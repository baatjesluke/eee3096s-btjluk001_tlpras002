==> flow/design.v <==
`timescale 1ns / 1ps
module reg_mem (addr, data_in, wen, clk, data_out);
    parameter DATA_WIDTH = 8;  
    parameter ADDR_BITS = 5;  
    input [ADDR_BITS-1:0] addr;
    input [DATA_WIDTH-1:0] data_in;
    input wen;
    input clk;
    output [DATA_WIDTH-1:0] data_out;
    reg [DATA_WIDTH-1:0] data_out;
    reg [DATA_WIDTH-1:0] mem_array [(2**ADDR_BITS)-1:0];
    always @(posedge clk) begin
        if (wen) begin  
            mem_array [addr] <= data_in;
            data_out <= #(DATA_WIDTH)'b0;
        end
        else begin  
            data_out <= mem_array[addr];
        end
    end
endmodule
# Reports on reg_mem
# Tool output for the design above, in the order of the flow.
# Lines are those of the file above, counted from 1.
# Operators: Yosys type, input widths -> output width; for muxes data width and select width s.
# A cell with - has no value.
# setup
top_module	reg_mem
clock	clk
lib	sky130hd
lib_corner	tt_025C_1v80

# Elaborated design
# Yosys after proc, flatten, opt, wreduce and memory -nomap, before mapping. Enables and synchronous resets that opt folds into registers are not counted as muxes. Memory bits, and registers merged into a memory's read port (data or address), are not among the register bits. Print and check cells are not counted. Equal cells are merged and count once.
# Memory sizes are those after Yosys's memory passes, which may raise the word count (mostly to a power of two), join words into wider ones and drop unused or constant bits.
# classes
n_mux	3
# op_table
op	count
$mux 8	1
$mux 5	1
$mux 1	1
# bits
n_memories	1
clocked_rd_ports_x_width	8
ramBits	256
word_cells	4
regBits	0
# memory_table
name	size	word_bits	rd	write_ports	line_no	text
mem_array	32	8	1	1	11	reg [DATA_WIDTH-1:0] mem_array [(2**ADDR_BITS)-1:0];

# Logic depth
# Depth = most cells in a row (Yosys ltp): at word level without a register or memory, in the mapped netlist without a sequential cell, where the memories' decode and read muxes count.
# depth
depth_word	1
abc_area	1
depth_mapped	12
mapped_depth_nobuf	9

# Netlist
# The flow's flattened synthesis, as Yosys stat reports it; memories are mapped. The netlist is that of the ABC_AREA named above (0 if unset); the other value can give another one.
# synth_totals
seqArea_um2	7847.5
n_buf	48
ffs	264
area_um2	11011.8
mapped_cells	1049
# by_type
cell_type	count	type_area_um2
sky130_fd_sc_hd__edfxtp_1	256	7.69E+03
sky130_fd_sc_hd__nand2_1	632	2.37E+03
sky130_fd_sc_hd__nor2_1	48	180.173
sky130_fd_sc_hd__dfxtp_1	8	160.154
sky130_fd_sc_hd__nand3_1	28	140.134
sky130_fd_sc_hd__buf_2	27	135.13
sky130_fd_sc_hd__buf_4	11	82.579
sky130_fd_sc_hd__nor3_2	6	60.058
sky130_fd_sc_hd__inv_1	11	41.29
sky130_fd_sc_hd__a21oi_1	8	40.038
sky130_fd_sc_hd__buf_6	3	33.782
sky130_fd_sc_hd__nor3_4	2	32.531
sky130_fd_sc_hd__buf_8	1	15.014
sky130_fd_sc_hd__clkbuf_1	4	15.014
sky130_fd_sc_hd__buf_1	2	7.507
sky130_fd_sc_hd__clkinv_2	1	5.005
sky130_fd_sc_hd__inv_2	1	3.754

# Path before layout
# OpenSTA on the mapped netlist: ideal clock, no wires. The path of least setup slack (recovery checks aside). Input and output delay are each 20% of the period. Register names are those of the netlist, which keeps one name where synthesis merged equal registers.
# synth_path
kind	input -> register
start	in addr[4]
end	mem mem_array[22][0]
t_arrival_ns	1.519
setup_slack_ns	0.211
delay_ns	1.469
launch_ns	0.420
required_time_ns	1.730
path_buffers	1
tclk_ns	2.1
input_delay_ns	0.420
path_stages	5
period_less_setup_slack_ns	1.889
# "delay_ns" is the arrival time less input delay plus setup time.
# "path_stages" counts driving pins, that of a launching flip-flop among them; a cell with two outputs on the path counts twice.
# "period_less_setup_slack_ns" = period - worst setup slack (recovery checks aside). The figure is calculated, with input and output delays left at 20% of the set period.
# Between the ends stands the longest chain of elaborated cells between them, by number of cells; it is not shown to be the way that was timed. Of several equally long chains one is given.
# A line is the first line of the expression or statement that the cell stems from. Yosys adds cells for indexed reads and writes and turns some case tables into memories.
# synth_between
cell_sequence	sky130_fd_sc_hd__buf_4 sky130_fd_sc_hd__inv_1 sky130_fd_sc_hd__nor3_2 sky130_fd_sc_hd__inv_1 sky130_fd_sc_hd__nor2_1
elab_chain_len	1
cells_between	1
cone_classes	mux: 1
# synth_rtl
item	line_no	text
from (decl)	5	input [ADDR_BITS-1:0] addr;
$mux 5	13	if (wen) begin
to (decl)	11	reg [DATA_WIDTH-1:0] mem_array [(2**ADDR_BITS)-1:0];

# Worst path after layout
# Path of least setup slack in the final report of run A (OpenROAD, finished layout, wires in). Where an end is a register, its clock arrival counts in the times.
# layout_path
kind	input -> register
start	in addr[1]
end	mem mem_array[6][6]
required_time_ns	4.38
path_stages	5
launch_ns	0.84
path_buffers	3
tclk_ns	4.22
t_arrival_ns	3.49
input_delay_ns	0.84
setup_slack_ns	0.89
# Between the ends stands the longest chain of elaborated cells between them, by number of cells; it is not shown to be the way that was timed. Of several equally long chains one is given.
# layout_between
cell_sequence	sky130_fd_sc_hd__clkdlybuf4s50_1 sky130_fd_sc_hd__buf_2 sky130_fd_sc_hd__buf_2 sky130_fd_sc_hd__nand3_1 sky130_fd_sc_hd__nor2_1
elab_chain_len	1
cells_between	1
cone_classes	mux: 1
# layout_rtl
item	line_no	text
from (decl)	5	input [ADDR_BITS-1:0] addr;
$mux 5	13	if (wen) begin
to (decl)	11	reg [DATA_WIDTH-1:0] mem_array [(2**ADDR_BITS)-1:0];

# Flow measurements of reg_mem on sky130hd: 2 stored runs with different settings, listed in no order. Input and output delays are each 20% of the period that was set; the output load is 0.01 pF.
# "achieved_period_ns": clock period set for the run, less the worst setup slack. It is reckoned from that one timing run; input and output delays stay at 20% of the period that was set.
# "worst_path_time_ns" = time allowed to the worst setup path (clock period - input delay - output delay, where it has them) - its slack; a late launch clock adds to it, a late capture clock takes from it.
# "fin_power_mw": no workload was simulated; the value follows from the tool's default switching activity.
# Among the settings, . means not set for that run.
# A result given as . is not shown for that run.
run name	period_ns	CORE_UTILIZATION	SETUP_SLACK_MARGIN	PLACE_DENSITY_LB_ADDON	CORE_ASPECT_RATIO	ABC_AREA	GPL_TIMING_DRIVEN	CTS_CLUSTER_DIAMETER	MAX_ROUTING_LAYER	CAP_MARGIN	CORE_MARGIN	SLEW_MARGIN	CELL_PAD_IN_SITES_GLOBAL_PLACEMENT	CELL_PAD_IN_SITES_DETAIL_PLACEMENT	TNS_END_PERCENT	GPL_ROUTABILITY_DRIVEN	CTS_CLUSTER_SIZE	stdcell_area_um2	setup_tns_ns	achieved_period_ns	hold_worst_slack_ns	yosys.chip_area_um2	fin_power_mw	worstSetupSlack_ns	worst_path_time_ns	worstPathKind	utilization_pct	total_die_area_um2
run A	4.22	29	-0.34	0.2	0.67	1	0	116	met4	20	2	20	.	.	.	.	.	12782.3	0.000	3.325	0.706	11011.8	5.615	0.895	2.48	input -> register	34.1	39577.6
run B	1.69	65	-0.08	0.05	.	.	.	.	.	20	2	20	2	2	60	1	75	.	.	.	.	.	.	.	.	.	.	.
# Run B: did not finish, placement stopped with DPL-0033
